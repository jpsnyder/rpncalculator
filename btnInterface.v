==> flow/design.v <==
`timescale 1ns / 1ps
module btnInterface(
   input wire push,   
	input wire plusTimes,   
	input wire minusDivide,   
	input wire debEN,    
   input wire [7:0] sw,
	input wire clk,
   output wire [6:0] seg,
   output wire [3:0] an
	);
	reg [31:0] answer;
	reg [7:0] addra, addrb;
	reg [0:0] wea, web;
	reg [15:0] dinb;
	wire [15:0] douta;
	wire [15:0] doutb;
   reg [25:0] count;  
	reg [3:0] writeCount;  
	reg divide_start, divide_rst;
	wire [15:0] divide_quotient;
	wire divide_done;
	reg [15:0] display;   
	reg [3:0] extraChar;  
	reg [3:0] state, prevState;
	localparam IDLE = 0;
	localparam PUSH = 1;
	localparam ADD = 2;
	localparam MULTI = 3;
	localparam SUB = 4;
	localparam DIVIDE = 5;
	localparam DELAY = 6;			 
	localparam ERROR = 7;			 
	localparam WRITE = 8;
	localparam ERRCheck = 9;
	localparam CALCULATE = 10;
	localparam CLEAR = 11;
	localparam r = 4'b0000;   
	localparam NEG = 4'b0001;   
	localparam P = 4'b0010;
	localparam L = 4'b0011;
	localparam U = 4'b0100;
	localparam M = 4'b0101;   
	localparam N = 4'b0110;
	localparam BLANK = 4'b0111;
	initial begin
		state <= IDLE;
		display <= 0;
		extraChar <= 0;
		count <= 0;
		addra <= 0;
		addrb <= -1;
		divide_start <= 0;
		divide_rst <= 0;
	end
	debouncer D1 (.btn_in(push), .enable(~debEN), .btn_out(push_out), .clk(clk));
	debouncer D2 (.btn_in(plusTimes), .enable(~debEN), .btn_out(plus_out), .clk(clk));
	debouncer D3 (.btn_in(plusTimes), .enable(debEN), .btn_out(times_out), .clk(clk));
	debouncer D4 (.btn_in(minusDivide), .enable(~debEN), .btn_out(minus_out), .clk(clk));
	debouncer D5 (.btn_in(minusDivide), .enable(debEN), .btn_out(divide_out), .clk(clk));
	debouncer D6 (.btn_in(push), .enable(debEN), .btn_out(clear_out), .clk(clk));
	simpleDivider DIVIDER(
		.dividend(doutb),
		.divisor(douta),
		.clk(clk),
		.start(divide_start),
		.reset(divide_rst),
		.done(divide_done),
		.Q(divide_quotient)
	);
	BRAM Ram (
		.clka(clk),  
		.wea(wea),  
		.addra(addra),  
		.douta(douta),  
		.clkb(clk),  
		.web(web),  
		.addrb(addrb),  
		.dinb(dinb),  
		.doutb(doutb)  
	);
	sevenSeg DISP (.digits(display), .extraChar(extraChar), .clk(clk), .an(an), .seg(seg));
	always @ (posedge clk) begin
		case (state)
		IDLE: begin
			if (addra == 0) begin
				extraChar <= 4'b1111;
				display <= {BLANK, BLANK, BLANK, BLANK};  
			end else begin
				extraChar <= 0;
				display <= doutb;   
			end
			state <= push_out ? PUSH : plus_out ? ADD : times_out ? MULTI
					: minus_out ? SUB : divide_out ? DIVIDE : clear_out ? CLEAR : IDLE;
		end
		CLEAR: begin
			addra <= 0;   
			addrb <= -1;
			state <= IDLE;
		end
		PUSH: begin
			addra <= addra + 1;
			addrb <= addrb + 1;
			web <= 1;
			dinb <= sw;
			extraChar <= 4'b0101;
			display <= { 4'hE, N, 4'h7, r };    
			state <= DELAY;
		end
		ADD: begin
			if (addra < 2) begin   
				state <= ERROR;
			end else begin
				addra <= addra - 1;
				addrb <= addrb - 1;
				extraChar <= 4'b0001;
				display <= { 4'hA, 4'hD, 4'hD, BLANK };    
				prevState <= state;
				state <= CALCULATE;
			end
		end
		MULTI: begin
			if (addra < 2) begin
				state <= ERROR;
			end else begin
				addra <= addra - 1;
				addrb <= addrb - 1;
				extraChar <= 4'b1110;
				display <= { M, U, L, 4'h7 };   
				prevState <= state;
				state <= CALCULATE;
			end
		end
		SUB: begin
			if (addra < 2) begin
				state <= ERROR;
			end else begin
				addra <= addra - 1;   
				addrb <= addrb - 1;
				extraChar <= 4'b0101;
				display <= { 4'h5, U, 4'hB, BLANK };   
				prevState <= state;
				state <= CALCULATE;
			end
		end
		DIVIDE: begin
			if (addra < 2) begin
				state <= ERROR;
			end else begin
				addra <= addra - 1;   
				addrb <= addrb - 1;
				divide_rst <= 1;
				extraChar <= 0;
				display <= { 4'hD, 4'h1, 4'hD, 4'hE };     
				prevState <= state;
				state <= CALCULATE;
			end
		end
		CALCULATE: begin
			if (count == 1) begin		 
				case (prevState)   
					ADD: begin
						answer <= douta + doutb;
						state <= ERRCheck;   
					end
					SUB: begin
						answer <= doutb + ~douta + 1;			
						state <= ERRCheck;   
					end
					DIVIDE: begin
						if (douta == 0) begin    
							state <= ERROR;
						end else begin
							divide_rst <= 0;
							divide_start <= 1;
							if (divide_done) begin
								answer <= divide_quotient;
								divide_start <= 0;
								state <= WRITE;   
							end else begin
								state <= CALCULATE;   
							end
						end
					end
					MULTI: begin
						answer <= douta * doutb;	
						state <= ERRCheck;   
					end
				endcase
				count <= 0;    
			end else begin
				count <= count + 1;
				state <= CALCULATE;  
			end
		end
		ERRCheck: begin
			if (answer[31:16] == 0 || answer[31:16] == 16'hFFFF) begin   
				state <= WRITE;
			end else begin
				addra <= addra + 1;   
				addrb <= addrb + 1;
				state <= ERROR;
			end
		end
		WRITE: begin
			dinb <= answer[15:0]; 
			web <= 1;
			state <= DELAY;
		end
		DELAY: begin
			if (count == 30000000) begin		 
				count <= 0;    
				state <= IDLE;
			end else begin
				wea <= 0;
				web <= 0;
				count <= count + 1;
				state <= DELAY;
			end
		end
		ERROR: begin
			extraChar <= 4'b0111;
			display <= { 4'hE, r, r, BLANK };     
			state <= DELAY;
		end
		endcase
	end
endmodule
module debouncer (
   input btn_in,
   input clk,
	input enable,
   output reg btn_out
   );
   reg [17:0] count;
   reg [1:0] state;
   localparam READ = 0;     
   localparam IGNORE = 1;   
   localparam PULSE = 2;
   localparam DELAY = 3;    
   initial begin
      state <= READ;
   end
   always @ (posedge clk) begin
      count <= count + 1;
      if (btn_out) begin
         btn_out <= 0;
      end
      case (state)
         READ: begin
            state <= (btn_in && enable) ? PULSE : READ;
         end
         PULSE: begin
            count <= 0;
            btn_out <= 1;    
            state <= IGNORE;
         end
         IGNORE: begin
            btn_out <= 0;    
            if (count == 150000) begin	 
               count <= 0;
               state <= ~btn_in ? DELAY : IGNORE;
            end else begin
               count <= count + 1;
            end
         end
         DELAY: begin
            if (count == 150000) begin		 
               state <= READ;
            end else begin
               count <= count + 1;
            end
         end
      endcase
   end
endmodule
module sevenSeg (
   input [15:0] digits,
   input clk,
   input [3:0] extraChar,    
   output reg [3:0] an,
   output reg [6:0] seg  
   );
   reg [16:0] count;    
   reg [3:0] Q;   
   initial begin
      Q[3:0] = 4'b0000;
	   an[3:0] = 4'b1110;
	   count = 1;
   end
   always @ (posedge clk) begin
      if(count == 50000) begin  
         count = 1;
         if (~an[0]) begin
            an[0] = 1;
            Q[3:0] = digits[7:4];   
            an[1] = 0;
         end else if (~an[1]) begin
            an[1] = 1;
            Q[3:0] = digits[11:8];
            an[2] = 0;
         end else if (~an[2]) begin
            an[2] = 1;
            Q[3:0] = digits[15:12];
            an[3] = 0;
         end else begin
            an[3] = 1;
            Q[3:0] = digits[3:0];
            an[0] = 0;
         end
      end else begin
         count = count + 1;
      end
   end
   localparam ZERO = 7'b000_0001; 
   localparam ONE  = 7'b100_1111; 
   localparam TWO = 7'b001_0010; 
   localparam THREE = 7'b000_0110; 
   localparam FOUR = 7'b100_1100; 
   localparam FIVE = 7'b010_0100; 
   localparam SIX = 7'b010_0000;
   localparam SEVEN = 7'b000_1111;
   localparam EIGHT = 7'b000_0000; 
   localparam NINE = 7'b000_0100; 
   localparam A = 7'b000_1000;
   localparam B = 7'b110_0000;
   localparam C = 7'b011_0001;
   localparam D = 7'b100_0010;
   localparam E = 7'b011_0000;
   localparam F = 7'b011_1000;
   localparam r = 7'b111_1010;
   localparam NEG = 7'b111_1110;
   localparam P = 7'b001_1000;
   localparam L = 7'b111_0001;
   localparam U = 7'b100_0001;
   localparam M = 7'b010_1011;
   localparam N = 7'b000_1001;
	always @(an) begin
		if ((extraChar & ~an) == ~an) begin
			case (Q)
				0: seg <= r;
				1: seg <= NEG;
				2: seg <= P;
				3: seg <= L;
				4: seg <= U;
				5: seg <= M;
				6: seg <= N;
				default: seg <= 7'b111_1111;
			endcase
		end else begin
			case (Q)
				0: seg <= ZERO;
				1: seg <= ONE;
				2: seg <= TWO;
				3: seg <= THREE;
				4: seg <= FOUR;
				5: seg <= FIVE;
				6: seg <= SIX;
				7: seg <= SEVEN;
				8: seg <= EIGHT;
				9: seg <= NINE;
				10: seg <= A;
				11: seg <= B;
				12: seg <= C;
				13: seg <= D;
				14: seg <= E;
				15: seg <= F;
				default: seg <= 7'b111_1111;
			endcase
		end
	end
endmodule
module simpleDivider (
   input [15:0] dividend,
	input [15:0] divisor,
   input clk,
	input start,
	input reset,
	output reg done,
	output reg [15:0] Q
   );
	reg [15:0] R;
	always @ (posedge clk) begin
		if (reset) begin
			done = 0;
			Q = 0;
			R = dividend;
		end else if (start) begin
			if ( R >= divisor) begin
				Q = Q + 1;
				R = R - divisor;
			end else begin
				done = 1;
			end
		end
	end
endmodule
Tool chain data of debouncer

The steps from the RTL of debouncer to its reports follow in flow order.
Lines are those of the file above, counted from 1.
Operators carry their Yosys type and port widths (W data, S select, Z words).
Cell names lack the library's common part.
The mark -- stands for no value.

Design top: debouncer
Clock: clk
Library: sky130hd
Timing corner: tt_025C_1v80

Word-level counts

Source: Yosys, flattened and elaborated, memories not mapped. Widths are those after wreduce. Registers that Yosys merges into a memory's read port (data or address) are not register bits. Print and check cells do not count. Equal cells are merged and count once.

Reductions and logical operators: 4
Equal/unequal tests: 6
Shifts and indexed selects: 0
Multiply operators: 0
Add/subtract/negate cells: 1
$lt $le $gt $ge: 0
Divide/modulo/power cells: 0
Muxes and demuxes: 7
Bitwise gates (word level): 0

Operator list:

| kind                    | count |
| $pmux W18 S2            | 1 |
| $add A18 B1 Y18 const B | 1 |
| $eq A18 B18 Y1 const B  | 1 |
| $mux W18                | 1 |
| $pmux W2 S4             | 1 |
| $mux W2                 | 4 |
| $eq A2 B2 Y1 const B    | 2 |
| $ne A2 B2 Y1 const B    | 2 |
| $reduce_bool A4 Y1      | 1 |
| $reduce_and A3 Y1       | 1 |
| $eq A2 B1 Y1 const B    | 1 |
| $logic_not A2 Y1        | 1 |
| $logic_and A1 B1 Y1     | 1 |

Memory bits (read-only): 0
Output and inout port bits: 1
Bits in registers: 21
Word width x clocked read ports: 0
Memory cells: 0
Word-level cells: 21
Bits in latches: 0
Bits of input ports: 3
Memory bits (writable): 0

Longest topological paths

Longest topological path by Yosys (ltp), each cell counted once; first at word level (registers and memories cut), then after technology mapping (sequential cells cut; the memories' decode and read muxes count).

Word-level depth: 3
ABC_AREA: 0
Gate-level depth with buffers: 6

Synthesis result

Source: synth_stat.txt of the flow (Yosys; design flattened, memories mapped). It holds for the ABC_AREA given above (unset counts as 0); a run with the other value may have another netlist.
Totals and module areas in this step are rounded.

Cell count: 110
Mapped flip-flops: 21
Mapped area: 1,020 um^2

Cells by type:

| type     | count | area in all (um^2) |
| dfxtp_1  | 19    | 380.365 |
| xnor2_1  | 11    | 96.342 |
| a21oi_1  | 16    | 80.077 |
| ha_1     | 6     | 75.072 |
| edfxtp_1 | 2     | 60.058 |
| nor4_1   | 7     | 43.792 |
| xor2_1   | 4     | 35.034 |
| nand4_1  | 5     | 31.28 |
| inv_1    | 7     | 26.275 |
| nand3_1  | 5     | 25.024 |
| nand2_1  | 6     | 22.522 |
| nor2_1   | 4     | 15.014 |
| nor3_1   | 3     | 15.014 |
| and4bb_2 | 1     | 12.512 |
| nand4_2  | 1     | 12.512 |
| o31ai_2  | 1     | 12.512 |
| o32a_1   | 1     | 10.01 |
| and4_1   | 1     | 8.758 |

Other cell types: 9; their cells: 10.

Timing after synthesis

OpenSTA on the mapped netlist: ideal clock, no wires. The path of least setup slack (recovery checks aside). Input and output delay are each 20% of the period. Register names are those of the netlist, which keeps one name where synthesis merged equal registers.

Kind: flip-flop to flip-flop
Start: register count[8]
End: register count[0]
Data arrival time: 1.476 ns
Slack: 0.141 ns
Buffers on the path: 1
Delay of the path: 1.608 ns
Stages: 6
Library setup time: 0.132 ns
Required time: 1.618 ns
Period: 1.75 ns
Synthesis period reached: 1.609 ns

"delay of the path" = arrival - input delay + setup time.
"stages": output pins that drive a net of the path, with the launching flip-flop's if there is one; two outputs of one cell count as two.
"synthesis period reached" is the clock period less the worst setup slack; recovery checks do not enter. This is arithmetic on one report: input and output delays are still those of the set period (20% each).
Between the ends stands the longest chain of elaborated cells between them, by number of cells; it is not shown to be the way that was timed. Of several equally long chains one is given.
Each line given opens the expression or statement behind the cell; cells for indexed reads and writes are added by Yosys, which also makes memories of some case tables.
A register here has more assigning lines than the two given.

Path through: dfxtp_1 -> and4bb_2 -> nand3b_1 -> o31ai_2 -> buf_4 -> a21oi_1
Length of the longest elaborated chain: 3
Elaborated cells on any way between the ends: 3

Ends and longest elaborated chain, post-synthesis:

| item           | RTL line | text |
| from (decl)    | 235      | `reg [17:0] count;` |
| from (assign)  | 245      | `count <= count + 1;` |
| from (assign)  | 264      | `count <= count + 1;` |
| $eq A18 B18 Y1 | 260      | `if (count == 150000) begin` |
| $mux W18       | 260      |  |
| $pmux W18 S2   | 249      | `case (state)` |
| to (assign)    | 245      |  |
| to (assign)    | 264      |  |
| to (decl)      | 235      |  |

Path in the finished layout

Path of least setup slack in the final report of flow run B (OpenROAD, finished layout, wires in). Where an end is a register, its clock arrival counts in the times.

Kind: flip-flop to flip-flop
Start: register count[2]
End: register count[17]
Library setup time: 0.07 ns
Slack: 0.18 ns
Required time: 2.16 ns
Stages: 5
Data arrival time: 1.98 ns
Buffers on the path: 0
Period: 1.92 ns

Between the ends stands the longest chain of elaborated cells between them, by number of cells; it is not shown to be the way that was timed. Of several equally long chains one is given.
A register here has more assigning lines than the two given.

Path through: dfxtp_1 -> nand4_2 -> or4_1 -> or3_1 -> a22oi_1
Length of the longest elaborated chain: 3
Elaborated cells on any way between the ends: 4

Ends and longest elaborated chain, post-layout:

| item            | RTL line | text |
| from (decl)     | 235      | `reg [17:0] count;` |
| from (assign)   | 245      | `count <= count + 1;` |
| from (assign)   | 264      | `count <= count + 1;` |
| $add A18 B1 Y18 | 264      |  |
| $mux W18        | 260      | `if (count == 150000) begin` |
| $pmux W18 S2    | 249      | `case (state)` |
| to (assign)     | 245      |  |
| to (assign)     | 264      |  |
| to (decl)       | 235      |  |

FLOW RESULTS
============

Record of 2 stored runs of the RTL-to-layout flow on debouncer, platform sky130hd. The runs are unordered. Constraints: input delay and output delay 20% of the set period each, output load 0.01 pF.
"achieved period": clock period set for the run, less the worst setup slack. It is reckoned from that one timing run; input and output delays stay at 20% of the period that was set.
By "time used up by the worst setup path" is meant the share of the clock period that the worst setup path is allowed (20% is reserved at inputs, 20% at outputs), minus its slack. Clock arrival times at its registers enter into it.
"total power of the final layout" rests on the timing tool's default activity at the inputs, not on a simulated workload.
The measured numbers are rounded.
Among the settings, - means not set for that run.
A result given as - is not shown for that run.

| name                                      | flow run A | flow run B             |
| period_ns                                 | 2.08       | 1.92                   |
| CORE_UTILIZATION                          | 59         | 70                     |
| PLACE_DENSITY_LB_ADDON                    | 0.27       | -                      |
| CORE_ASPECT_RATIO                         | 0.67       | -                      |
| CELL_PAD_IN_SITES_DETAIL_PLACEMENT        | 2          | -                      |
| TNS_END_PERCENT                           | 10         | -                      |
| ABC_AREA                                  | 0          | -                      |
| CTS_CLUSTER_DIAMETER                      | 76         | -                      |
| CAP_MARGIN                                | 20         | 20                     |
| CORE_MARGIN                               | 2          | 2                      |
| SLEW_MARGIN                               | 20         | 20                     |
| synthesized cell area (um^2)              | -          | 1,020                  |
| standard-cell area after layout (um^2)    | -          | 1,100                  |
| setup slack of the critical path (ns)     | -          | 0.178                  |
| die footprint (um^2)                      | -          | 1,780                  |
| setup TNS (ns)                            | -          | 0.000                  |
| utilization in the final report (%)       | -          | 82.6                   |
| total power of the final layout (mW)      | -          | 1.31                   |
| worst-case hold slack (ns)                | -          | 0.536                  |
| time used up by the worst setup path (ns) | -          | 1.74                   |
| type of the worst setup path              | -          | flip-flop to flip-flop |
| achieved period (ns)                      | -          | 1.742                  |

Flow run A: stopped before the end: placement reported DPL-0033
